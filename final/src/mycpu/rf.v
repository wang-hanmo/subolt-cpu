==> flow/design.v <==
module rf(
	input [4:0] 	Addr1,
	input [4:0] 	Addr2,
	input [4:0] 	Addr3,
	input [31:0] 	WD,
	input 			RFWr,
	input 			clk,
	input 			rst,
	output[31:0] 	RD1,
	output[31:0] 	RD2,
	output[31:0]	zero,
	output[31:0]	at,
	output[31:0]	v0,
	output[31:0]	v1,
	output[31:0]	a0,
	output[31:0]	a1,
	output[31:0]	a2,
	output[31:0]	a3,
	output[31:0]	t0,
	output[31:0]	t1,
	output[31:0]	t2,
	output[31:0]	t3,
	output[31:0]	t4,
	output[31:0]	t5,
	output[31:0]	t6,
	output[31:0]	t7,
	output[31:0]	s0,
	output[31:0]	s1,
	output[31:0]	s2,
	output[31:0]	s3,
	output[31:0]	s4,
	output[31:0]	s5,
	output[31:0]	s6,
	output[31:0]	s7,
	output[31:0]	t8,
	output[31:0]	t9,
	output[31:0]	k0,
	output[31:0]	k1,
	output[31:0]	gp,
	output[31:0]	sp,
	output[31:0]	fp,
	output[31:0]	ra
);
	reg[31:0] register[31:0];
	integer i;
	always@(posedge clk)
		if(!rst)
			for(i = 0; i <= 31; i = i + 1)
				register[i] <= 32'h0000_0000;
		else if(RFWr && Addr3 != 5'b0)
			register[Addr3] <= WD;
	assign RD1 = register[Addr1];
	assign RD2 = register[Addr2];
	assign zero = register[ 0];
	assign at = register[ 1];
	assign v0 = register[ 2];
	assign v1 = register[ 3];
	assign a0 = register[ 4];
	assign a1 = register[ 5];
	assign a2 = register[ 6];
	assign a3 = register[ 7];
	assign t0 = register[ 8];
	assign t1 = register[ 9];
	assign t2 = register[10];
	assign t3 = register[11];
	assign t4 = register[12];
	assign t5 = register[13];
	assign t6 = register[14];
	assign t7 = register[15];
	assign s0 = register[16];
	assign s1 = register[17];
	assign s2 = register[18];
	assign s3 = register[19];
	assign s4 = register[20];
	assign s5 = register[21];
	assign s6 = register[22];
	assign s7 = register[23];
	assign t8 = register[24];
	assign t9 = register[25];
	assign k0 = register[26];
	assign k1 = register[27];
	assign gp = register[28];
	assign sp = register[29];
	assign fp = register[30];
	assign ra = register[31];
endmodule
# From RTL to reports: rf
# The steps from the RTL of rf to its reports follow in flow order.
# Line numbers count from 1 in the design file above.
# Library cell names are shortened.
design:
  top_module: "rf"
  clk_port: "clk"
  library: "sky130hd"
  lib_corner: "tt_025C_1v80"

# After elaboration
# Yosys after proc, flatten, opt, wreduce and memory -nomap, before mapping. Enables and synchronous resets that opt folds into registers are not counted as muxes. Memory bits, and registers merged into a memory's read port (data or address), are not among the register bits. Print and check cells are not counted. Equal cells are merged and count once.
# Yosys's memory passes give these memory sizes; they may raise the number of words (mostly to a power of two), join words into wider ones and drop unused or constant bits.
op_classes:
  muxes: 7
  reduce_and_logical: 2
ops:
  columns: ["cell", "count"]
  rows:
  - ["2-to-1 mux 32 bit", 2]
  - ["2-to-1 mux 5 bit", 2]
  - ["nonzero test 5 bit", 1]
  - ["2-to-1 mux 1 bit", 3]
  - ["logical AND 1 bit", 1]
word_totals:
  input_bits: 50
  output_inout_bits: 1088
  ff_bits: 0
  n_memories: 1
  word_cells: 10
  ram_bits: 1024
mem_list:
  columns: ["memory", "words", "word_bits", "line", "rtl"]
  rows:
  - ["register", 32, 32, 44, "reg[31:0] register[31:0];"]

# Depth
# Yosys ltp: most cells in a row. Word level: on the elaborated netlist, between registers, memories and ports. Mapped: between sequential cells and ports; inverters and the memories' decode and read muxes count.
logic_depth:
  ltp_word: 4
  abc_area: 1
  ltp_mapped: 12
  depth_no_buf: 9

# Synthesis result
# The flow's flattened synthesis, as Yosys stat reports it; memories are mapped. The netlist is that of the ABC_AREA named above (0 if unset); the other value can give another one.
# The area totals of this step are shown rounded.
types:
  columns: ["type", "count", "area_total_um2"]
  rows:
  - ["edfxtp_1", 1024, 3.07E+04]
  - ["nand2_1", 2943, 1.1E+04]
  - ["nand3_1", 1537, 7.69E+03]
  - ["nor2_1", 992, 3.72E+03]
  - ["buf_2", 318, 1.59E+03]
  - ["clkbuf_1", 206, 773.242]
  - ["buf_6", 49, 551.779]
  - ["buf_4", 33, 247.738]
  - ["inv_1", 50, 187.68]
  - ["buf_1", 23, 86.333]
  - ["nor3_1", 7, 35.034]
  - ["nand4_1", 4, 25.024]
  - ["inv_4", 2, 12.512]
  - ["inv_2", 2, 7.507]
  - ["conb_1", 1, 3.754]
synth_totals:
  yosys_area_mm2: 0.057
  cells: 7191
  buffers: 629
  ffs: 1024
  seq_area_mm2: 0.031

# Timing after synthesis
# OpenSTA on the mapped netlist: ideal clock, no wires. The path of least setup slack (recovery checks aside). Input and output delay are each 20% of the period. Register names are those of the netlist, which keeps one name where synthesis merged equal registers.
synth_path:
  kind: "input to output"
  start: "input port Addr2[0]"
  end: "output port RD2[25]"
  in_delay_ns: 1.756
  t_arrival_ns: 2.790
  required_ns: 7.024
  n_path_buf: 3
  out_delay_ns: 1.756
  stages: 12
  path_delay_ns: 1.034
  period_ns: 8.78
  t_first_pin_ns: 1.756
  slack_ns: 4.234
  period_less_setup_slack_ns: 4.546
# "path_delay_ns" is the arrival time less input delay plus setup time.
# A path that ends at an output port has no setup time.
# "stages": output pins that drive a net of the path, with the launching flip-flop's if there is one; two outputs of one cell count as two.
# "period_less_setup_slack_ns" = period - worst setup slack (recovery checks aside). The figure is calculated, with input and output delays left at 20% of the set period.
# The rows between start and end are the longest chain of elaborated cells between them; the timing report does not say that the signal goes this way. Where chains are equally long, one stands for them.
# Each line given opens the expression or statement behind the cell; cells for indexed reads and writes are added by Yosys, which also makes memories of some case tables.
# The chain passes a memory read, where the word-level depth is cut; so it can be longer than that depth.
synth_via:
  cell_sequence: "buf_4 > inv_4 > buf_4 > buf_4 > nand2_1 > nand3_1 > nand3_1 > nand2_1 > nand2_1 > nand2_1 > nand2_1 > nand2_1"
  elab_chain_cells: 1
  cells_between: 1
  lines_between: 1
  classes_between: "memory (1)"
synth_lines:
  columns: ["item", "line", "rtl"]
  rows:
  - ["start: declaration", 3, "input [4:0] Addr2,"]
  - ["memory read (32 x 32 bit)", 44, "reg[31:0] register[31:0];"]
  - ["end: declaration", 10, "output[31:0] RD2,"]

# Worst path after layout
# Path of least setup slack in the final report of run A (OpenROAD, finished layout, wires in). Where an end is a register, its clock arrival counts in the times.
layout_path:
  kind: "input to output"
  start: "input port Addr1[0]"
  end: "output port RD1[14]"
  slack_ns: 1.21
  n_path_buf: 3
  required_ns: 5.64
  in_delay_ns: 1.41
  stages: 12
  period_ns: 7.05
  t_arrival_ns: 4.43
  t_first_pin_ns: 1.41
  out_delay_ns: 1.41
# The rows between start and end are the longest chain of elaborated cells between them; the timing report does not say that the signal goes this way. Where chains are equally long, one stands for them.
# The chain passes a memory read, where the word-level depth is cut; so it can be longer than that depth.
layout_via:
  cell_sequence: "buf_8 > inv_16 > buf_4 > nand2_1 > nand3_1 > nand3_1 > nand2_1 > nand2_1 > nand2_1 > nand2_1 > nand2_1 > clkdlybuf4s50_1"
  elab_chain_cells: 1
  cells_between: 1
  lines_between: 1
  classes_between: "memory (1)"
layout_lines:
  columns: ["item", "line", "rtl"]
  rows:
  - ["start: declaration", 2, "input [4:0] Addr1,"]
  - ["memory read (32 x 32 bit)", 44, "reg[31:0] register[31:0];"]
  - ["end: declaration", 9, "output[31:0] RD1,"]

## Implementation results

Design rf on sky130hd. What follows are 2 stored runs of the flow, each under its own settings; their order means nothing. The constraints put input and output delay at 20% of the set period each and load the outputs with 0.01 pF.
"timing.worst_path_ns" = time allowed to the worst setup path (clock period - input delay - output delay, where it has them) - its slack; a late launch clock adds to it, a late capture clock takes from it.
By "power_mw" is meant OpenSTA's value without simulated activity: inputs other than the clock are taken to toggle once in ten clock periods, and the tool carries that through the logic.
The measured numbers are rounded.

--- run A ---
==> flow/run.sh <==
#!/bin/bash
# the make line also repeats the synthesis and layout settings of config.mk as NAME=value (left out here)
make -C /OpenROAD-flow-scripts/flow DESIGN_CONFIG=/design/flow/config.mk WORK_HOME=/design/flow/orfs CLKGATE_MAP_FILE= finish
==> flow/config.mk <==
export PLATFORM = sky130hd
export DESIGN_NAME = rf
export DESIGN_NICKNAME = rf
export VERILOG_FILES = /design/flow/design.v
export SDC_FILE = /design/flow/constraint.sdc
export NUM_CORES = 4
export LEC_CHECK = 0
export ABC_AREA = 1
export CAP_MARGIN = 20
export CELL_PAD_IN_SITES_GLOBAL_PLACEMENT = 3
export CORE_MARGIN = 9
export CORE_UTILIZATION = 26
export GPL_ROUTABILITY_DRIVEN = 0
export MAX_ROUTING_LAYER = met5
export SETUP_SLACK_MARGIN = -0.11
export SLEW_MARGIN = 20
==> flow/constraint.sdc <==
create_clock -name core_clock -period 7.05 [get_ports {clk}]
set_input_delay 1.4100 -clock core_clock [delete_from_list [all_inputs] [get_ports {clk}]]
set_output_delay 1.4100 -clock core_clock [all_outputs]
set_load 0.01 [all_outputs]

==> results, as YAML <==
results:
  ws_setup_ns: 1.2
  synth_area_mm2: 0.057
  power_mw: 18
  final_stdcell_area_mm2: 0.075
  timing.worst_path_ns: 3.02
  critical_path_type: "input to output"
  fin_hold_ws_ns: 1.3
  tns_ns: 0.000
  die_footprint_mm2: 0.24

--- run B ---
==> flow/run.sh <==
#!/bin/bash
# the make line also repeats the synthesis and layout settings of config.mk as NAME=value (left out here)
make -C /OpenROAD-flow-scripts/flow DESIGN_CONFIG=/design/flow/config.mk WORK_HOME=/design/flow/orfs CLKGATE_MAP_FILE= finish
==> flow/config.mk <==
export PLATFORM = sky130hd
export DESIGN_NAME = rf
export DESIGN_NICKNAME = rf
export VERILOG_FILES = /design/flow/design.v
export SDC_FILE = /design/flow/constraint.sdc
export NUM_CORES = 4
export LEC_CHECK = 0
export CAP_MARGIN = 20
export CORE_MARGIN = 2
export CORE_UTILIZATION = 40
export SLEW_MARGIN = 20
==> flow/constraint.sdc <==
create_clock -name core_clock -period 3.98 [get_ports {clk}]
set_input_delay 0.7960 -clock core_clock [delete_from_list [all_inputs] [get_ports {clk}]]
set_output_delay 0.7960 -clock core_clock [all_outputs]
set_load 0.01 [all_outputs]

==> results, as YAML <==
results:
  ws_setup_ns: -0.020
  synth_area_mm2: 0.056
  power_mw: 30
  final_stdcell_area_mm2: 0.077
  timing.worst_path_ns: 2.41
  critical_path_type: "input to output"
  fin_hold_ws_ns: 0.77
  tns_ns: -0.078
  die_footprint_mm2: 0.14
